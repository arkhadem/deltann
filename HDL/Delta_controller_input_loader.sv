==> flow/design.v <==
module Delta_controller_input_loader(
	input clock,
	input reset,
	input start_SRAM_load,
	input start_buffer_load,
    input [($clog2(1024) - 1) : 0] IC_Num,
    input [($clog2(256) - 1) : 0] RC_Size,
    input [2 : 0] stride,
    input [3 : 0] kernel_size,
    input [31 : 0] input_start_address,
	output reg DRAM_Read,
	output reg [31:0] DRAM_Address,
	input [31:0] DRAM_ReadData,
	input DRAM_DataReady,
    output [127 : 0] Input_SRAM_w_d,
    output reg [31 : 0] Input_SRAM_w_addr,
    output reg [31 : 0] Input_SRAM_r_addr,
    output reg Input_SRAM_w_en,
    output reg Input_SRAM_r_en,
    input Input_SRAM_d_ready,
    input Input_SRAM_w_done,
    output [(4 - 1) : 0] IB_w_enable,
    output [($clog2(40) - 1) : 0] IB_SRAM_r,
    output [($clog2(40) - 1) : 0] IB_SRAM_c,
    output reg finished
);
    reg [($clog2(1024) - 1) : 0] my_IC_Num;
    reg [($clog2(256) - 1) : 0] my_RC_Size;
	reg [31 : 0] my_DRAM_Address;
	reg [31 : 0] my_Input_SRAM_w_addr;
    reg [127 : 0] SRAM_store;
    reg first_SRAM_store;
    reg second_SRAM_store;
    reg third_SRAM_store;
    reg fourth_SRAM_store;
    reg [($clog2(256) - 1) : 0] T_input_size;
	reg [($clog2(1024) - 1) : 0] i_ch_1, i_ch_first;
	reg [($clog2(256) - 1) : 0] i_r_1, i_r_first;
	reg [($clog2(256) - 1) : 0] i_c_1, i_c_first;
	reg [($clog2(4) - 1) : 0] i_ch_2;
	reg [($clog2(40) - 1) : 0] i_r_2;
	reg [($clog2(40) - 1) : 0] i_c_2;
	reg [31 : 0] my_input_SRAM_start_address;
	reg [31 : 0] my_input_SRAM_add_address;
	reg i_DRAM_inc, i_SRAM_inc;
	reg first_inc_enable;
	reg add_inc_enable;
	reg add_inc_reset;
	reg IB_w_en;
	always@(posedge clock) begin
		if(reset == 1'b1) begin
			my_input_SRAM_start_address = 0;
			i_ch_first = 0;
			i_r_first = 0;
			i_c_first = 0;
		end else if (first_inc_enable == 1'b1) begin
			if(i_c_first == my_RC_Size) begin
				i_c_first = 0;
				if(i_r_first == my_RC_Size) begin
					i_r_first = 0;
					i_ch_first = i_ch_first + 4;
					my_input_SRAM_start_address = my_input_SRAM_start_address + (my_RC_Size << 2) - my_RC_Size; 
				end else begin
					i_r_first = i_r_first + (stride << 3);
					my_input_SRAM_start_address = my_input_SRAM_start_address + ((stride - 1) << 3);  
				end
			end else begin
				i_c_first = i_c_first + (stride << 3);
				my_input_SRAM_start_address = my_input_SRAM_start_address + (stride << 3);
			end
		end
	end
	always@(posedge clock) begin
		if(add_inc_reset == 1'b1 || reset == 1'b1) begin
			my_input_SRAM_add_address = 0;
			i_ch_2 = 0;
			i_r_2 = 0;
			i_c_2 = 0;			
		end else if(add_inc_enable == 1'b1) begin
			if(i_c_2 == T_input_size) begin
				i_c_2 = 0;
				if(i_r_2 == T_input_size) begin
					i_r_2 = 0;
					i_ch_2 = i_ch_2 + 1;
					my_input_SRAM_add_address = my_input_SRAM_add_address + my_RC_Size - T_input_size; 
				end else begin
					i_r_2 = i_r_2 + 1;
					my_input_SRAM_add_address = my_input_SRAM_add_address + my_RC_Size - T_input_size;
				end
			end else begin
				i_c_2 = i_c_2 + 8;
				my_input_SRAM_add_address = my_input_SRAM_add_address + 8;
			end
		end
	end
	assign IB_w_enable[0] = ((IB_w_en == 1'b1) && (i_ch_2 == 0)) ? 1'b1 : 1'b0;
	assign IB_w_enable[1] = ((IB_w_en == 1'b1) && (i_ch_2 == 1)) ? 1'b1 : 1'b0;
	assign IB_w_enable[2] = ((IB_w_en == 1'b1) && (i_ch_2 == 2)) ? 1'b1 : 1'b0;
	assign IB_w_enable[3] = ((IB_w_en == 1'b1) && (i_ch_2 == 3)) ? 1'b1 : 1'b0;
	assign IB_SRAM_r = i_r_2;
	assign IB_SRAM_c = i_c_2;
    assign T_input_size = ((stride << 3) - stride) + kernel_size;
    assign Input_SRAM_w_d = SRAM_store;
    assign DRAM_Address = my_DRAM_Address;
	assign Input_SRAM_w_addr = my_Input_SRAM_w_addr;
	assign Input_SRAM_r_addr = my_input_SRAM_start_address + my_input_SRAM_add_address;
    always@(*) begin
    	if(IC_Num[2:0] == 3'b0) begin
    		my_IC_Num = IC_Num;
    	end else begin
    		my_IC_Num = {IC_Num[($clog2(1024) - 1) : 3], 3'b0};
    	end
    	if(RC_Size[2:0] == 3'b0) begin
    		my_RC_Size = RC_Size;
    	end else begin
    		my_RC_Size = {RC_Size[($clog2(256) - 1) : 3], 3'b0};
    	end
    end
    always@(posedge clock) begin
    	if(reset == 1'b1) begin
    		SRAM_store = 0;
    	end else if (first_SRAM_store == 1'b1) begin
    		SRAM_store[31 : 0] = DRAM_ReadData;
    	end else if (second_SRAM_store == 1'b1) begin
    		SRAM_store[63 : 32] = DRAM_ReadData;
    	end else if (third_SRAM_store == 1'b1) begin
    		SRAM_store[95 : 64] = DRAM_ReadData;
    	end else if (fourth_SRAM_store == 1'b1) begin
    		SRAM_store[127 : 96] = DRAM_ReadData;
    	end
    end
	always@(posedge clock) begin
		if(reset == 1'b1) begin
			i_ch_1 = 0;
			i_r_1 = 0;
			i_c_1 = 0;
		end else if (i_SRAM_inc == 1'b1) begin
			i_c_1 = i_c_1 + 8;
			if(i_c_1 >= my_RC_Size) begin
				i_c_1 = 0;
				if(i_r_1 >= my_RC_Size) begin
					i_r_1 = 0;
					i_ch_1 = i_ch_1 + 1;
				end else begin
					i_r_1 = i_r_1 + 1;
				end
			end else begin
			end
		end
	end
	always@(posedge clock) begin
		if(reset == 1'b1) begin
			my_DRAM_Address = input_start_address;
		end else if (i_DRAM_inc == 1'b1) begin
			my_DRAM_Address = my_DRAM_Address + 4;
		end
	end
	always@(posedge clock) begin
		if(reset == 1'b1) begin
			my_Input_SRAM_w_addr = 0;
		end else if (i_SRAM_inc == 1'b1) begin
			my_Input_SRAM_w_addr = my_Input_SRAM_w_addr + 8;
		end
	end
	parameter WAIT_FOR_START = 5'd0,
			S_CHECK_IDX = 5'd1,
			S_DRAM_WAIT_FIRST = 5'd2,
			S_IDX_PLUS_FIRST = 5'd3,
			S_DRAM_WAIT_SECOND = 5'd4,
			S_IDX_PLUS_SECOND = 5'd5,
			S_DRAM_WAIT_THIRD = 5'd6,
			S_IDX_PLUS_THIRD = 5'd7,
			S_DRAM_WAIT_FOURTH = 5'd8,
			S_SRAM_ST = 5'd9,
			S_IDX_PLUS_FOURTH = 5'd10,
			S_FINISH = 5'd11,
			B_CHECK_IDX = 5'd12,
			B_SRAM_LD = 5'd13,
			B_BUFF_ST = 5'd14,
			B_IDX_PLUS = 5'd15,
			B_FIRST_IDX_PLUS = 5'd16,
			B_FINISH = 5'd17;
	reg [3:0] state, next_state;
    always@(*) begin
        next_state = WAIT_FOR_START;
        case (state)
            WAIT_FOR_START:
                if(start_SRAM_load) begin
                    next_state = S_CHECK_IDX;
                end else if(start_buffer_load) begin
                    next_state = B_CHECK_IDX;
                end else begin
                	next_state = WAIT_FOR_START;
                end
            S_CHECK_IDX:
            	if((i_ch_1 == my_IC_Num) && (i_r_1 == my_RC_Size) && (i_c_1 == my_RC_Size)) begin
            		next_state = S_FINISH;
            	end else begin
            		next_state = S_DRAM_WAIT_FIRST;
            	end
            S_DRAM_WAIT_FIRST:
            	if(DRAM_DataReady == 1'b1) begin
            		next_state = S_IDX_PLUS_FIRST;
            	end else begin
            		next_state = S_DRAM_WAIT_FIRST;
            	end
            S_IDX_PLUS_FIRST: next_state = S_DRAM_WAIT_SECOND;
            S_DRAM_WAIT_SECOND:
            	if(DRAM_DataReady == 1'b1) begin
            		next_state = S_IDX_PLUS_SECOND;
            	end else begin
            		next_state = S_DRAM_WAIT_SECOND;
            	end
            S_IDX_PLUS_SECOND: next_state = S_DRAM_WAIT_THIRD;
            S_DRAM_WAIT_THIRD:
            	if(DRAM_DataReady == 1'b1) begin
            		next_state = S_IDX_PLUS_THIRD;
            	end else begin
            		next_state = S_DRAM_WAIT_THIRD;
            	end
            S_IDX_PLUS_THIRD: next_state = S_DRAM_WAIT_FOURTH;
            S_DRAM_WAIT_FOURTH:
            	if(DRAM_DataReady == 1'b1) begin
            		next_state = S_SRAM_ST;
            	end else begin
            		next_state = S_DRAM_WAIT_FOURTH;
            	end
            S_SRAM_ST: begin
            	if(Input_SRAM_w_done == 1'b1) begin        		
	            	next_state = S_IDX_PLUS_FOURTH;
	            end else begin
	            	next_state = S_SRAM_ST;
	            end
            end
            S_IDX_PLUS_FOURTH: next_state = S_CHECK_IDX;
            S_FINISH: next_state = WAIT_FOR_START;
			B_CHECK_IDX: begin
				if((i_ch_2 == (4-1)) && (i_r_2 == T_input_size) && (i_c_2 == T_input_size)) begin
            		next_state = B_FIRST_IDX_PLUS;
            	end else begin
            		next_state = B_SRAM_LD;
            	end
			end
			B_SRAM_LD: begin
				if(Input_SRAM_d_ready == 1'b1) begin
					next_state = B_BUFF_ST;
				end else begin
					next_state = B_SRAM_LD;
				end
			end
			B_BUFF_ST: next_state = B_IDX_PLUS;
			B_IDX_PLUS: next_state = B_CHECK_IDX;
			B_FIRST_IDX_PLUS: next_state = B_FINISH;
			B_FINISH: next_state = WAIT_FOR_START;
            default: next_state = WAIT_FOR_START;
        endcase
    end
	always@(*) begin
		finished = 1'b0;
		DRAM_Read = 1'b0;
		i_DRAM_inc = 1'b0;
		i_SRAM_inc = 1'b0;
		first_SRAM_store = 1'b0;
		second_SRAM_store = 1'b0;
		third_SRAM_store = 1'b0;
		fourth_SRAM_store = 1'b0;
		Input_SRAM_w_en = 1'b0;
		Input_SRAM_r_en = 1'b0;
		first_inc_enable = 1'b0;
		add_inc_enable = 1'b0;
		add_inc_reset = 1'b0;
		IB_w_en = 1'b0;
        case (state)
            S_DRAM_WAIT_FIRST: begin
				DRAM_Read = 1'b1;
				first_SRAM_store = 1'b1;
            end
            S_IDX_PLUS_FIRST: begin
            	i_DRAM_inc = 1'b1;
            end
            S_DRAM_WAIT_SECOND: begin
				DRAM_Read = 1'b1;
				second_SRAM_store = 1'b1;
            end
            S_IDX_PLUS_SECOND: begin
            	i_DRAM_inc = 1'b1;
            end
            S_DRAM_WAIT_THIRD: begin
				DRAM_Read = 1'b1;
				third_SRAM_store = 1'b1;
            end
            S_IDX_PLUS_THIRD: begin
            	i_DRAM_inc = 1'b1;
            end
            S_DRAM_WAIT_FOURTH: begin
				DRAM_Read = 1'b1;
				fourth_SRAM_store = 1'b1;
            end
            S_SRAM_ST: begin
            	Input_SRAM_w_en = 1'b1;
            end
            S_IDX_PLUS_FOURTH: begin
            	i_SRAM_inc = 1'b1;
            	i_DRAM_inc = 1'b1;
            end
            S_FINISH: begin
            	finished = 1'b1;
            end
			B_SRAM_LD: begin
				Input_SRAM_r_en = 1'b1;
			end
			B_BUFF_ST: begin
				IB_w_en = 1'b1;
			end
			B_IDX_PLUS: begin
				add_inc_enable = 1'b1;
			end
			B_FIRST_IDX_PLUS: begin
				first_inc_enable = 1'b1;
			end
			B_FINISH: begin
				add_inc_reset = 1'b1;
			end
            default: begin
				finished = 1'b0;
				DRAM_Read = 1'b0;
				i_SRAM_inc = 1'b0;
				i_SRAM_inc = 1'b0;
				first_SRAM_store = 1'b0;
				second_SRAM_store = 1'b0;
				third_SRAM_store = 1'b0;
				fourth_SRAM_store = 1'b0;
				first_inc_enable = 1'b0;
				add_inc_enable = 1'b0;
				add_inc_reset = 1'b0;
				IB_w_en = 1'b0;
            end
        endcase
    end
	always@(posedge clock) begin
        if(reset == 1'b1) begin
            state = WAIT_FOR_START;
        end else begin
            state = next_state;
        end
    end
endmodule
* From RTL to reports: Delta_controller_input_loader
The steps from the RTL of Delta_controller_input_loader to its reports follow in flow order.
Lines are those of the file above, counted from 1.
Operators: Yosys type, input widths -> output width; for muxes data width and select width s.
A cell with - has no value.
- Top module :: Delta_controller_input_loader
- Clock input :: clock
- Cell library :: sky130hd
- Corner :: tt_025C_1v80

* After elaboration
Counts by Yosys on the flattened word-level netlist (proc, flatten, opt, wreduce; memories kept). Print and check cells are left out.
Yosys's memory passes give these memory sizes; they may raise the number of words (mostly to a power of two), join words into wider ones and drop unused or constant bits.
- Reduce/logical cells :: 22
- Mux-type cells :: 29
- Eq/ne operators :: 25
- $add $sub $neg :: 21
- Bitwise operators :: 3
- $lt $le $gt $ge :: 2
** Operator list (number)
- $mux 32 :: 5
- $add 32x32->32 :: 2
- $add 32x4->32 const B :: 2
- $sub 32x8->32 :: 2
- $pmux 4 s16 :: 1
- $add 32x10->32 :: 1
- $add 32x3->32 const B :: 1
- $add 32x6->32 :: 1
- $add 32x8->32 :: 1
- $eq 4x4->1 const B :: 8
- $eq 8x8->1 :: 4
- $mux 8 :: 4
- $mux 4 :: 5
- $eq 4x3->1 const B :: 4
- $eq 6x8->1 :: 2
- $add 8x6->8 :: 2
- $ge 8x8->1 :: 2
- $mux 6 :: 2
- $add 10x1->10 const B :: 1
- $eq 10x10->1 :: 1
- $reduce_and 3->1 :: 3
- $logic_and 1x1->1 :: 8
- $reduce_and 2->1 :: 4
- $eq 4x2->1 const B :: 2
- $add 8x1->8 const B :: 1
- $add 8x4->8 :: 1
- $add 8x4->8 const B :: 1
- $mux 1 :: 8
Other operator kinds: 17; their cells: 23.
- Clocked read ports x word width :: 12
- Word-level cells :: 120
- Memory bits (read-only) :: 192
- Memory cells :: 1
- Output and inout bits :: 244
- Register bits :: 316
** Memory list
- (no name shown) :: words 16, bits a word 12, read ports 1, wr ports 0, RTL line 273 : case (state)

* Depth
Longest topological path by Yosys (ltp), each cell counted once; first at word level (registers and memories cut), then after technology mapping (sequential cells cut; the memories' decode and read muxes count).
- Word-level depth :: 8
- ABC_AREA :: 0
- Gate-level depth with buffers :: 21
- Mapped depth without buffers :: 21

* Netlist
The flow's flattened synthesis, as Yosys stat reports it; memories are mapped. The netlist is that of the ABC_AREA named above (0 if unset); the other value can give another one.
- Standard cells after synthesis :: 1760
- Sequential part of the area :: 5745.5 um^2
- Mapped flip-flops :: 271
- Synthesis area :: 14565.2 um^2
** Cells by type (number)
- sky130_fd_sc_hd__dfxtp_1 :: 239
- sky130_fd_sc_hd__nand2_1 :: 314
- sky130_fd_sc_hd__ha_1 :: 86
- sky130_fd_sc_hd__edfxtp_1 :: 32
- sky130_fd_sc_hd__a21oi_1 :: 171
- sky130_fd_sc_hd__xnor2_1 :: 61
- sky130_fd_sc_hd__nor2_1 :: 141
- sky130_fd_sc_hd__o21ai_0 :: 96
- sky130_fd_sc_hd__xor2_1 :: 50
- sky130_fd_sc_hd__mux2i_1 :: 38
- sky130_fd_sc_hd__clkbuf_1 :: 73
- sky130_fd_sc_hd__nand3_1 :: 53
- sky130_fd_sc_hd__inv_1 :: 70
- sky130_fd_sc_hd__and3_1 :: 32
- sky130_fd_sc_hd__fa_1 :: 9
- sky130_fd_sc_hd__nand4_1 :: 26
- sky130_fd_sc_hd__nor3_1 :: 32
- sky130_fd_sc_hd__a21o_1 :: 20
Not listed: further types 62, cells in them 217.

* Path before layout
Path of least setup slack by OpenSTA after synthesis, without wires, with an ideal clock, recovery checks aside; 20% of the period is set as input and as output delay. Where synthesis merged equal registers, the netlist keeps one of their names.
- Path kind :: input port to flip-flop
- From :: input stride[0]
- To :: register my_input_SRAM_add_address[30]
- Path buffers :: 0
- Slack :: 0.932 ns
- Launch time at the first pin :: 1.290 ns
- External input delay :: 1.290 ns
- Arrival time :: 5.440 ns
- Setup time :: 0.078 ns
- Stages on the path :: 20
- Clock period :: 6.45 ns
- Path delay :: 4.228 ns
- Synthesis period reached :: 5.518 ns
"path delay" = arrival - input delay + setup time.
"stages on the path" counts driving pins, that of a launching flip-flop among them; a cell with two outputs on the path counts twice.
"synthesis period reached" = period - worst setup slack (recovery checks aside). The figure is calculated, with input and output delays left at 20% of the set period.
Between the ends stands the longest chain of elaborated cells between them, by number of cells; it is not shown to be the way that was timed. Of several equally long chains one is given.
Each line given opens the expression or statement behind the cell; cells for indexed reads and writes are added by Yosys, which also makes memories of some case tables.
A register here has more assigning lines than the two given.
- Cells stage by stage :: sky130_fd_sc_hd__inv_1 -> sky130_fd_sc_hd__ha_1 -> sky130_fd_sc_hd__nor2b_4 -> sky130_fd_sc_hd__nor2_1 -> sky130_fd_sc_hd__ha_1 -> sky130_fd_sc_hd__a21o_1 -> sky130_fd_sc_hd__a21oi_1 -> sky130_fd_sc_hd__a22oi_4 -> sky130_fd_sc_hd__xor2_1 -> sky130_fd_sc_hd__fa_1 -> sky130_fd_sc_hd__ha_1 -> sky130_fd_sc_hd__a21oi_1 -> sky130_fd_sc_hd__o211ai_1 -> sky130_fd_sc_hd__or4_1 -> sky130_fd_sc_hd__and2_1 -> sky130_fd_sc_hd__o21a_1 -> sky130_fd_sc_hd__o2111ai_1 -> sky130_fd_sc_hd__a21boi_0 -> sky130_fd_sc_hd__mux2_2 -> sky130_fd_sc_hd__nor3_1
- Length of the longest elaborated chain :: 4
** Ends and longest elaborated chain, after synthesis
- start: declaration :: RTL line 8 : input [2 : 0] stride,
- $sub 6x3->7 :: RTL line 102 : assign T_input_size = ((stride << 3) - stride) + kernel_size;
- $add 8x4->8 :: RTL line 102
- $sub 32x8->32 :: RTL line 88 : my_input_SRAM_add_address = my_input_SRAM_add_address + my_RC_Size - T_input_size;
- $mux 32 :: RTL line 80 : if(i_c_2 == T_input_size) begin
- end: assignment :: RTL line 85 : my_input_SRAM_add_address = my_input_SRAM_add_address + my_RC_Size - T_input_size;
- end: assignment :: RTL line 88
- end: declaration :: RTL line 44 : reg [31 : 0] my_input_SRAM_add_address;

* Path in the finished layout
Path of least setup slack in the final report of record 1 (OpenROAD, finished layout, wires in). Where an end is a register, its clock arrival counts in the times.
- Path kind :: input port to flip-flop
- From :: input kernel_size[0]
- To :: register my_input_SRAM_add_address[30]
- Clock period :: 6.09 ns
- Arrival time :: 5.50 ns
- External input delay :: 1.22 ns
- Stages on the path :: 17
- Slack :: 1.02 ns
- Launch time at the first pin :: 1.22 ns
- Setup time :: 0.07 ns
- Path buffers :: 2
Between the ends stands the longest chain of elaborated cells between them, by number of cells; it is not shown to be the way that was timed. Of several equally long chains one is given.
A register here has more assigning lines than the two given.
- Cells stage by stage :: sky130_fd_sc_hd__clkdlybuf4s50_1 -> sky130_fd_sc_hd__ha_1 -> sky130_fd_sc_hd__inv_1 -> sky130_fd_sc_hd__fa_1 -> sky130_fd_sc_hd__xor2_1 -> sky130_fd_sc_hd__buf_4 -> sky130_fd_sc_hd__fa_1 -> sky130_fd_sc_hd__ha_1 -> sky130_fd_sc_hd__a21oi_2 -> sky130_fd_sc_hd__o211ai_1 -> sky130_fd_sc_hd__or4_4 -> sky130_fd_sc_hd__and2_4 -> sky130_fd_sc_hd__o21a_4 -> sky130_fd_sc_hd__o2111ai_4 -> sky130_fd_sc_hd__a21boi_2 -> sky130_fd_sc_hd__mux2_2 -> sky130_fd_sc_hd__nor3_1
- Length of the longest elaborated chain :: 3
** Ends and longest elaborated chain, post-layout
- start: declaration :: RTL line 9 : input [3 : 0] kernel_size,
- $add 8x4->8 :: RTL line 102 : assign T_input_size = ((stride << 3) - stride) + kernel_size;
- $sub 32x8->32 :: RTL line 88 : my_input_SRAM_add_address = my_input_SRAM_add_address + my_RC_Size - T_input_size;
- $mux 32 :: RTL line 80 : if(i_c_2 == T_input_size) begin
- end: assignment :: RTL line 85 : my_input_SRAM_add_address = my_input_SRAM_add_address + my_RC_Size - T_input_size;
- end: assignment :: RTL line 88
- end: declaration :: RTL line 44 : reg [31 : 0] my_input_SRAM_add_address;

Delta_controller_input_loader through Yosys and OpenROAD on sky130hd: 2 stored runs, unordered, with their settings and measured results. The constraints put input and output delay at 20% of the set period each and load the outputs with 0.01 pF.
"allowed time less slack (worst setup path)" = time allowed to the worst setup path (clock period - input delay - output delay, where it has them) - its slack; a late launch clock adds to it, a late capture clock takes from it.
"total power of the final layout": no workload was simulated; the value follows from the tool's default switching activity.

** Record 1
- Settings :: period_ns=6.09; SETUP_SLACK_MARGIN=0.69; CAP_MARGIN=20; CORE_MARGIN=2; CORE_UTILIZATION=40; SLEW_MARGIN=20
- Chip area in the Yosys report :: 14565.2 um^2
- Area of the die :: 37954.8 um^2
- Standard-cell area after routing :: 19730.2 um^2
- Final design utilization :: 0.552
- Setup slack of the worst path :: 1.019 ns
- Setup TNS :: 0.000 ns
- Total power of the final layout :: 5.897 mW
- Allowed time less slack (worst setup path) :: 3.85 ns
- Critical path kind :: input port to flip-flop

** Record 2
- Settings :: period_ns=7.83; CORE_UTILIZATION=47; PLACE_DENSITY=0.9; HOLD_SLACK_MARGIN=0.06; CELL_PAD_IN_SITES_GLOBAL_PLACEMENT=1; CELL_PAD_IN_SITES_DETAIL_PLACEMENT=1; TNS_END_PERCENT=70; GPL_ROUTABILITY_DRIVEN=1; SLEW_MARGIN=35; MIN_ROUTING_LAYER=met1; MAX_ROUTING_LAYER=met5; CAP_MARGIN=20; CORE_MARGIN=2
- Chip area in the Yosys report :: 14565.2 um^2
- Area of the die :: 32414.4 um^2
- Standard-cell area after routing :: 19175.9 um^2
- Final design utilization :: 0.627
- Setup slack of the worst path :: 1.251 ns
- Setup TNS :: 0.000 ns
- Total power of the final layout :: 4.438 mW
- Allowed time less slack (worst setup path) :: 5.01 ns
- Critical path kind :: input port to flip-flop
