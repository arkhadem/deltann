==> flow/design.v <==
module DRAM_slave (
	input clock,
	input reset,
	input ChipSelect,
	input Read,
	input Write,
	input [3:0] Address,
	output reg [31:0] ReadData,
	input [31:0] WriteData,
	output start,											 
	input ack,
	input done,												 
    output [($clog2(1024) - 1) : 0] IC_Num,	 
    output [($clog2(1024) - 1) : 0] OC_Num,	 
    output [($clog2(256) - 1) : 0] RC_Size,	 
    output [($clog2(256) - 1) : 0] ORC_Size,	 
    output [3 : 0] kernel_size,
    output [2 : 0] stride,
    output [1 : 0] AF_type,
    output [1 : 0] Pool_type,
    output [2 : 0] Pool_stride,
    output [2 : 0] Pool_kernel_size,
    output [($clog2(4) - 1) : 0] weight_delta_len,	 
    output [($clog2(8) - 1) : 0] weight_num_len,		 
    output [($clog2(8) - 1) : 0] idx_delta_len,		 
    output load_input,
	output store_output,
	output [31 : 0] weight_start_address,
	output [31 : 0] weight_idx_start_offset,
	output [31 : 0] weight_unique_start_offset,
	output [31 : 0] weight_repetition_start_offset,
	output [31 : 0] bias_start_address,
	output [31 : 0] input_start_address,
	output [31 : 0] output_start_address
);
	reg [31:0] Registers [8:0];
	integer i;
	always@(*) begin
		if(ChipSelect == 1'b1) begin
			if(Read == 1'b1) begin
				ReadData = Registers[Address];
			end
			else begin
				ReadData = 32'bz;
			end
		end
		else begin
			ReadData = 32'bz;
		end
	end
	always@(posedge clock) begin
		if(reset == 1'b1) begin
			for (i = 0; i < 5; i = i + 1)
				Registers[i] = 32'b0;
		end
		else begin
			if(ack == 1'b1) begin
				Registers[0][0] = 1'b0;
			end
			if(done == 1'b1) begin
				Registers[0][31] = 1'b1;
			end
			if(ChipSelect == 1'b1) begin
				if(Write == 1'b1) begin
					Registers[Address] = WriteData;
					Registers[0][31] = 1'b0;
				end
			end
		end
	end
	assign start = Registers[0][0];
	assign IC_Num = Registers[0][10:1];
	assign OC_Num = Registers[0][20:11];
	assign weight_delta_len = Registers[0][22:21];
	assign weight_num_len = Registers[0][25:23];
	assign idx_delta_len = Registers[0][28:26];
	assign load_input = Registers[0][29];
	assign store_output = Registers[0][30];
	assign RC_Size = Registers[1][7:0];
	assign ORC_Size = Registers[1][15:8];
	assign kernel_size = Registers[1][19:16];
	assign stride = Registers[1][22:20];
	assign AF_type = Registers[1][23:22];
	assign Pool_type = Registers[1][25:24];
	assign Pool_stride = Registers[1][28:26];
	assign Pool_kernel_size = Registers[1][31:29];
	assign weight_start_address = Registers[2];
	assign weight_idx_start_offset = Registers[3];
	assign weight_unique_start_offset = Registers[4];
	assign weight_repetition_start_offset = Registers[5];
	assign bias_start_address = Registers[6];
	assign input_start_address = Registers[7];
	assign output_start_address = Registers[8];
endmodule
Reports on DRAM_slave --
What the tools print for DRAM_slave, step after step. Lines are those of the file above, counted from 1. Not given: n/a
Inputs: design top DRAM_slave, clock clock, library sky130hd, library corner tt_025C_1v80

Word level --
Source: Yosys, flattened and elaborated, memories not mapped. Widths are those after wreduce; folded enables and synchronous resets count as part of the registers. Registers that Yosys merges into a memory's read port (data or address) are not register bits. Print and check cells do not count. Equal cells are merged and count once. Yosys's memory passes give these memory sizes; they may raise the number of words (mostly to a power of two), join words into wider ones and drop unused or constant bits.
Storage and ports: bits in registers 0, memory bits (writable) 512, memory cells 1, output and inout bits 320
Cells by class: equality and inequality tests 1, mux-type cells 26, bitwise gates (word level) 9
Memory list:
- Registers | depth 16, bits a word 32, RTL line 36 | reg [31:0] Registers [8:0];
Operators with widths (count):
- 32-bit two-way mux | 12
- 4-bit two-way mux | 3
- 1-bit two-way mux | 11
- 4-bit equality test with constant B | 1
- 1-bit bitwise AND | 3
- 1-bit OR | 3
- 1-bit NOT | 2
- 1-bit bitwise AND with constant B | 1

Depth --
Longest topological path by Yosys (ltp), each cell counted once; first at word level (registers and memories cut), then after technology mapping (sequential cells cut; the memories' decode and read muxes count).
Logic depth: depth after elaboration 7, ABC_AREA 0, depth in mapped cells 6, mapped depth without buffers 3

Synthesis result --
Yosys stat after the flow's synthesis: flattened, memories mapped to cells. It holds for the ABC_AREA given above (unset counts as 0); a run with the other value may have another netlist.
Synthesis totals: cell count 1081, synthesis area 20505.9 µm², flip-flop cells 512, buffers 101
Cells by type:
- sky130_fd_sc_hd__edfxtp_1 | count 512, area in all 1.54E+04 µm²
- sky130_fd_sc_hd__mux4_2 | count 128, area in all 2.88E+03 µm²
- sky130_fd_sc_hd__nor2_1 | count 150, area in all 563.04 µm²
- sky130_fd_sc_hd__a22oi_1 | count 64, area in all 480.461 µm²
- sky130_fd_sc_hd__nand2_1 | count 66, area in all 247.738 µm²
- sky130_fd_sc_hd__buf_4 | count 32, area in all 240.23 µm²
- sky130_fd_sc_hd__and2_1 | count 34, area in all 212.704 µm²
- sky130_fd_sc_hd__clkbuf_1 | count 40, area in all 150.144 µm²
- sky130_fd_sc_hd__buf_6 | count 8, area in all 90.086 µm²
- sky130_fd_sc_hd__buf_1 | count 12, area in all 45.043 µm²
- sky130_fd_sc_hd__buf_2 | count 9, area in all 45.043 µm²
- sky130_fd_sc_hd__o21bai_1 | count 6, area in all 45.043 µm²
- sky130_fd_sc_hd__or2_2 | count 5, area in all 31.28 µm²
- sky130_fd_sc_hd__nand2b_1 | count 4, area in all 25.024 µm²
- sky130_fd_sc_hd__or4_1 | count 2, area in all 15.014 µm²
- sky130_fd_sc_hd__nor2b_1 | count 2, area in all 12.512 µm²
- sky130_fd_sc_hd__nand4bb_1 | count 1, area in all 11.261 µm²
- sky130_fd_sc_hd__nor3_2 | count 1, area in all 10.01 µm²
Other cell types: 4; their cells: 5.

Timing after synthesis --
Source: OpenSTA report_checks on the synthesized netlist (no wires, ideal clock, input and output delay 20% of the period each), path of least setup slack; recovery checks are left aside. Register names are those of the netlist, which keeps one name where synthesis merged equal registers.
Timing after synthesis: path type input to register, start point input port Address[0], end point memory Registers[2][0], clock period 6000 ps, setup time 426 ps, arrival 3643 ps, path slack 1931 ps, delay of the path 2869 ps, driving pins on the path 5, synthesis period reached 4069 ps
"delay of the path" = arrival - input delay + setup time. "driving pins on the path": output pins that drive a net of the path, with the launching flip-flop's if there is one; two outputs of one cell count as two. "synthesis period reached" is the clock period less the worst setup slack; recovery checks do not enter. This is arithmetic on one report: input and output delays are still those of the set period (20% each).
On the way, after synthesis: path through sky130_fd_sc_hd__buf_2 sky130_fd_sc_hd__or4_1 sky130_fd_sc_hd__clkbuf_1 sky130_fd_sc_hd__buf_1 sky130_fd_sc_hd__o21bai_1
RTL lines, path after synthesis:
- start, declared | RTL line 7 | input [3:0] Address,
- end, declared | RTL line 36 | reg [31:0] Registers [8:0];
Chain of elaborated cells between the ends: none given.

Timing after layout --
From the final timing report of run 1: the path of least setup slack in the routed layout; clock arrival at registers is part of the times. The report prints the path's times to 10 ps; the period is as set.
Timing post-layout: path type input to output, start point input port Address[1], end point output port ReadData[28], clock period 3480 ps, output delay 700 ps, arrival 3060 ps, path slack -280 ps, driving pins on the path 7
The rows between start and end are the longest chain of elaborated cells between them; the timing report does not say that the signal goes this way. Where chains are equally long, one stands for them. Each line given opens the expression or statement behind the cell; cells for indexed reads and writes are added by Yosys, which also makes memories of some case tables. The chain passes a memory read, where the word-level depth is cut; so it can be longer than that depth.
On the way, post-layout: path through sky130_fd_sc_hd__clkdlybuf4s50_1 sky130_fd_sc_hd__buf_4 sky130_fd_sc_hd__buf_6 sky130_fd_sc_hd__mux4_2 sky130_fd_sc_hd__a22oi_1 sky130_fd_sc_hd__nand2_1 sky130_fd_sc_hd__clkdlybuf4s50_1, cells in the longest elaborated chain 3, elaborated cells between the ends (all ways) 3, RTL lines with such cells 3, classes of those cells 2 x mux; 1 x memory
RTL lines, path post-layout:
- start, declared | RTL line 7 | input [3:0] Address,
- memory 16 x 32 bit | RTL line 36 | reg [31:0] Registers [8:0];
- 32-bit two-way mux | RTL line 40 | if(Read == 1'b1) begin
- 32-bit two-way mux | RTL line 39 | if(ChipSelect == 1'b1) begin
- end, declared | RTL line 8 | output reg [31:0] ReadData,

FLOW RESULTS
============

Settings and measured results of 2 stored flow runs for module DRAM_slave (sky130hd), not sorted in any way. The constraints put input and output delay at 20% of the set period each and load the outputs with 0.01 pF.
By "period achieved" is meant the clock period of the run minus its worst setup slack. This is arithmetic on one report: input and output delays are still those of the set period (20% each).
"time used up by the worst setup path" is the time allowed to the run's worst setup path (the clock period less input and output delay, where it has them) less its slack. Clock arrival times count: a late capture clock shortens it, a late launch clock lengthens it.
"power consumption" is the tool's figure for a default switching activity; nothing was simulated.
"time used up by the worst setup path" is given in steps of 10 ps.

[run 1] flow files
==> flow/run.sh <==
#!/bin/bash
# the make line also repeats the synthesis and layout settings of config.mk as NAME=value (left out here)
make -C /OpenROAD-flow-scripts/flow DESIGN_CONFIG=/design/flow/config.mk WORK_HOME=/design/flow/orfs CLKGATE_MAP_FILE= finish
==> flow/config.mk <==
export PLATFORM = sky130hd
export DESIGN_NAME = DRAM_slave
export DESIGN_NICKNAME = DRAM_slave
export VERILOG_FILES = /design/flow/design.v
export SDC_FILE = /design/flow/constraint.sdc
export NUM_CORES = 4
export LEC_CHECK = 0
export CAP_MARGIN = 20
export CORE_ASPECT_RATIO = 1.81
export CORE_MARGIN = 2
export CORE_UTILIZATION = 34
export CTS_CLUSTER_DIAMETER = 91
export GPL_ROUTABILITY_DRIVEN = 0
export GPL_TIMING_DRIVEN = 0
export MIN_ROUTING_LAYER = met2
export SETUP_SLACK_MARGIN = -0.31
export SLEW_MARGIN = 20
export TNS_END_PERCENT = 10
==> flow/constraint.sdc <==
create_clock -name core_clock -period 3.48 [get_ports {clock}]
set_input_delay 0.6960 -clock core_clock [delete_from_list [all_inputs] [get_ports {clock}]]
set_output_delay 0.6960 -clock core_clock [all_outputs]
set_load 0.01 [all_outputs]

[run 1] result: mapped cell area after synthesis 20505.9 µm²; setup slack of the worst path -277 ps; period achieved 3757 ps; sum of negative setup slack -5665 ps; time used up by the worst setup path 2370 ps; worst setup path type input to output; utilization after routing 46.2 %; power consumption 13.903 mW; die outline area 62379.0 µm²; final worst hold slack 784 ps; standard-cell area of the final layout 27717.8 µm²

[run 2] flow files
==> flow/run.sh <==
#!/bin/bash
# the make line also repeats the synthesis and layout settings of config.mk as NAME=value (left out here)
make -C /OpenROAD-flow-scripts/flow DESIGN_CONFIG=/design/flow/config.mk WORK_HOME=/design/flow/orfs CLKGATE_MAP_FILE= finish
==> flow/config.mk <==
export PLATFORM = sky130hd
export DESIGN_NAME = DRAM_slave
export DESIGN_NICKNAME = DRAM_slave
export VERILOG_FILES = /design/flow/design.v
export SDC_FILE = /design/flow/constraint.sdc
export NUM_CORES = 4
export LEC_CHECK = 0
export CAP_MARGIN = 30
export CELL_PAD_IN_SITES_GLOBAL_PLACEMENT = 0
export CORE_ASPECT_RATIO = 1.55
export CORE_MARGIN = 2
export CORE_UTILIZATION = 67
export MAX_ROUTING_LAYER = met4
export MIN_ROUTING_LAYER = met2
export PLACE_DENSITY = 0.75
export SLEW_MARGIN = 20
==> flow/constraint.sdc <==
create_clock -name core_clock -period 3.41 [get_ports {clock}]
set_input_delay 0.6820 -clock core_clock [delete_from_list [all_inputs] [get_ports {clock}]]
set_output_delay 0.6820 -clock core_clock [all_outputs]
set_load 0.01 [all_outputs]

[run 2] result: mapped cell area after synthesis 20505.9 µm²; setup slack of the worst path 13 ps; period achieved 3397 ps; sum of negative setup slack 0 ps; time used up by the worst setup path 2030 ps; worst setup path type input to output; utilization after routing 88.9 %; power consumption 13.595 mW; die outline area 32055.3 µm²; final worst hold slack 841 ps; standard-cell area of the final layout 26699.4 µm²
