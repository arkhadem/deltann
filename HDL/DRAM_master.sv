==> flow/design.v <==
module DRAM_master(
	input clock,
	input reset,
	input WaitRequest,
	output reg Read,
	output reg Write,
	output reg[31:0] Address,
	output reg[3:0] ByteEnable,
	input[31:0] ReadData,
	output reg[31:0] WriteData,
	input Acc_Read,
	input Acc_Write,
	input[31:0] Acc_Address,
	output reg[31:0] Acc_ReadData,
	input[31:0] Acc_WriteData,
	output reg Acc_DataReady,
	output reg Acc_WriteDone
);
	parameter[2:0] Idle = 3'b000,	 
					WFSR = 3'b001,	 
					DR = 3'b010,	 
					WFSW = 3'b011,	 
					WD = 3'b100;	 
	reg[2:0] ps, ns;
	reg[31:0] my_Address, my_ReadData, my_WriteData;
	reg my_ReadRegEn, my_WriteRegEn;
	always@(posedge clock) begin
		if(reset == 1'b1)
			ps <= 3'b0;
		else
			ps <= ns;
	end
	always@(ps) begin
		Read <= 1'b0;
		Write <= 1'b0;
		Address <= 32'bz;
		ByteEnable <= 4'bz;
		WriteData <= 32'bz;
		Acc_ReadData <= 32'b0;
		Acc_DataReady <= 1'b0;
		Acc_WriteDone <= 1'b0;
		my_ReadRegEn <= 1'b0;
		my_WriteRegEn <= 1'b0;
		case(ps)
			Idle: begin
				my_WriteRegEn <= 1'b1;
			end
			WFSR: begin
				Read <= 1'b1;
				ByteEnable <= 4'b1111;
				Address <= my_Address;
				my_ReadRegEn <= 1'b1;
			end
			DR: begin
				Acc_ReadData <= my_ReadData;
				Acc_DataReady <= 1'b1;
			end
			WFSW: begin
				Write <= 1'b1;
				ByteEnable <= 4'b1111;
				Address <= my_Address;
				WriteData <= my_WriteData;
			end
			WD: begin
				Acc_WriteDone <= 1'b1;
			end
			default: begin
				Read <= 1'b0;
				Write <= 1'b0;
				Address <= 32'bz;
				ByteEnable <= 4'bz;
				WriteData <= 32'bz;
				Acc_ReadData <= 32'b0;
				Acc_DataReady <= 1'b0;
				Acc_WriteDone <= 1'b0;
				my_ReadRegEn <= 1'b0;
				my_WriteRegEn <= 1'b0;
			end
		endcase
	end
	always@(ps, Acc_Read, Acc_Write, WaitRequest) begin
		ns <= Idle;
		case(ps)
			Idle: begin
				if(Acc_Read == 1'b1) begin
					ns <= WFSR;
				end else if(Acc_Write == 1'b1) begin
					ns <= WFSW;
				end else begin
					ns <= Idle;
				end
			end
			WFSR: begin
				if(WaitRequest == 1'b1) begin
					ns <= WFSR;
				end else begin
					ns <= DR;
				end
			end
			DR: begin
				ns <= Idle;
			end
			WFSW: begin
				if(WaitRequest == 1'b1) begin
					ns <= WFSW;
				end else begin
					ns <= WD;
				end
			end
			WD: begin
				ns <= Idle;
			end
			default: begin
				ns <= Idle;
			end
		endcase
	end
	always@(posedge clock) begin
		if(reset) begin
			my_ReadData <= 32'b0;
		end else if(my_ReadRegEn == 1'b1) begin
			my_ReadData <= ReadData;
		end
	end
	always@(posedge clock) begin
		if(reset) begin
			my_WriteData <= 32'b0;
			my_Address <= 32'b0;
		end else if(my_WriteRegEn == 1'b1) begin
			my_Address <= Acc_Address;
			my_WriteData <= Acc_WriteData;
		end
	end
endmodule
-- Step by step through the tools: DRAM_master
What the tools print for DRAM_master, step after step.
Line numbers count from 1 in the design file above.
Library cell names are shortened.
The mark -- stands for no value.
- top: DRAM_master
- clock: clock
- cell library: sky130hd
- library corner: tt_025C_1v80

-- Word-level counts
Source: Yosys, flattened and elaborated, memories not mapped. Widths are those after wreduce; folded enables and synchronous resets count as part of the registers. Registers that Yosys merges into a memory's read port (data or address) are not register bits. Print and check cells do not count. Equal cells are merged and count once.
- noted input bits: 101
- noted output and inout bits: 104
- noted register bits: 99
- reductions and logical operators: 2
- noted eq/ne operators: 4
- muxes and demuxes: 14
- operator list (cell ; count):
    2-to-1 mux 32 bit ; 3
    case mux 3 bit (select 3 bit) ; 1
    equality test 3 x 2 -> 1 bit (second input constant) ; 2
    2-to-1 mux 2 bit ; 3
    2-to-1 mux 1 bit ; 5
    2-to-1 mux 4 bit ; 1
    equality test 3 x 1 -> 1 bit (second input constant) ; 1
    equality test 3 bit (second input constant) ; 1
    logical NOT 3 bit ; 1
    2-to-1 mux 3 bit ; 1
    OR reduction 2 bit ; 1

-- Longest topological paths
Longest topological path by Yosys (ltp), each cell counted once; first at word level (registers and memories cut), then after technology mapping (sequential cells cut; the memories' decode and read muxes count).
- depth in word-level cells: 3
- ABC_AREA at 0
- gate-level depth with buffers at 5

-- Netlist
Yosys stat after the flow's synthesis: flattened, memories mapped to cells. It holds for the ABC_AREA given above (unset counts as 0); a run with the other value may have another netlist.
The area totals of this step are shown rounded.
- cells by type (cell type ; count ; total area (µm²)):
    dfxtp_1 ; 101 ; 2.02E+03
    mux2i_1 ; 96 ; 960.922
    nor2_1 ; 97 ; 364.099
    and2_1 ; 32 ; 200.192
    buf_12 ; 5 ; 100.096
    buf_4 ; 10 ; 75.072
    clkbuf_1 ; 11 ; 41.29
    nor3b_1 ; 3 ; 22.522
    buf_6 ; 1 ; 11.261
    buf_2 ; 2 ; 10.01
    a22oi_1 ; 1 ; 7.507
    nand3b_1 ; 1 ; 7.507
    or4_1 ; 1 ; 7.507
    a21oi_1 ; 1 ; 5.005
    buf_1 ; 1 ; 3.754
    conb_1 ; 1 ; 3.754
    nand2_1 ; 1 ; 3.754
- sequential area: 0.002022 mm²
- cells in the netlist: 365
- chip area (Yosys) at 0.003846 mm²
- flip-flop cells at 101

-- Timing after synthesis
OpenSTA on the mapped netlist: ideal clock, no wires. The path of least setup slack (recovery checks aside). Input and output delay are each 20% of the period. Register names are those of the netlist, which keeps one name where synthesis merged equal registers.
- path type: flip-flop to output port
- from: register ps
- to: output port Acc_ReadData[0]
- launch time at the first pin at 0.000 ns
- noted clock period: 1.58 ns
- delay of the path: 0.820 ns
- required time at 1.264 ns
- data arrival time: 0.820 ns
- external output delay: 0.316 ns
- driving pins on the path: 3
- setup slack: 0.444 ns
- synthesis period reached: 1.136 ns
"delay of the path" = arrival - input delay + setup time.
A path that ends at an output port has no setup time.
"driving pins on the path" counts driving pins, that of a launching flip-flop among them; a cell with two outputs on the path counts twice.
"synthesis period reached" is the clock period less the worst setup slack; recovery checks do not enter. This is arithmetic on one report: input and output delays are still those of the set period (20% each).
An end named without its bit number is one bit of that signal or, where synthesis recoded a state register, one of its new flip-flops.
- path through: dfxtp_1 clkbuf_1 and2_1
- RTL lines, path after synthesis (what ; line ; text):
    start: declaration ; 24 ; reg[2:0] ps, ns;
    start: assignment ; 29 ; ps <= 3'b0;
    start: assignment ; 31 ; ps <= ns;
    end: declaration ; 14 ; output reg[31:0] Acc_ReadData,
No chain of elaborated cells between the ends is given.

-- Worst path after layout
From the final timing report of run A: the path of least setup slack in the routed layout; clock arrival at registers is part of the times.
- path type: flip-flop to output port
- from: register ps
- to: output port Acc_ReadData[12]
- data arrival time: 1.15 ns
- external output delay: 0.30 ns
- driving pins on the path: 4
- setup slack: 0.04 ns
- required time at 1.18 ns
- noted clock period: 1.48 ns
- launch time at the first pin at 0.34 ns
An end named without its bit number is one bit of that signal or, where synthesis recoded a state register, one of its new flip-flops.
- path through: dfxtp_4 buf_6 and2_1 buf_2
- RTL lines, path post-layout (what ; line ; text):
    start: declaration ; 24 ; reg[2:0] ps, ns;
    start: assignment ; 29 ; ps <= 3'b0;
    start: assignment ; 31 ; ps <= ns;
    end: declaration ; 14 ; output reg[31:0] Acc_ReadData,
No chain of elaborated cells between the ends is given.

Data sheet: physical implementation of DRAM_master

Stored flow runs of DRAM_master (2 of them; Yosys, OpenROAD, sky130hd). They differ in their settings and are not a sequence. Constraints: input delay and output delay 20% of the set period each, output load 0.01 pF.
By "achieved period" is meant the clock period of the run minus its worst setup slack. This is arithmetic on one report: input and output delays are still those of the set period (20% each).
By "time of the worst setup path" is meant the share of the clock period that the worst setup path is allowed (20% is reserved at inputs, 20% at outputs), minus its slack. Clock arrival times at its registers enter into it.
By "power" is meant OpenSTA's value without simulated activity: inputs other than the clock are taken to toggle once in ten clock periods, and the tool carries that through the logic.
Results are given in rounded form.

Run A
Settings were period_ns = 1.48; CORE_UTILIZATION = 41; PLACE_DENSITY = 0.56; CORE_MARGIN = 2; GPL_ROUTABILITY_DRIVEN = 0; CTS_CLUSTER_DIAMETER = 142; CAP_MARGIN = 40; SLEW_MARGIN = 0; MAX_ROUTING_LAYER = met5
- time of the worst setup path: 1.15 ns
- worst setup path type: flip-flop to output port
- utilization in the final report at 64.5%
- achieved period at 1.442 ns
- die size at 0.01017 mm²
- worst setup slack after layout at 0.038 ns
- smallest hold slack: 0.252 ns
- noted the Yosys chip area after synthesis: 0.003846 mm²
- standard-cell area after layout at 0.005904 mm²
- power at 5582 µW
- post-route setup TNS: 0.000 ns

Run B
Settings were period_ns = 0.86; CORE_UTILIZATION = 51; SETUP_SLACK_MARGIN = 0.08; PLACE_DENSITY_LB_ADDON = 0.1; CORE_ASPECT_RATIO = 1.05; CORE_MARGIN = 7; GPL_TIMING_DRIVEN = 0; CTS_CLUSTER_DIAMETER = 81; SLEW_MARGIN = 30; MIN_ROUTING_LAYER = met1; MAX_ROUTING_LAYER = met4; CAP_MARGIN = 20
- no results, clock tree synthesis failed with DPL-0038
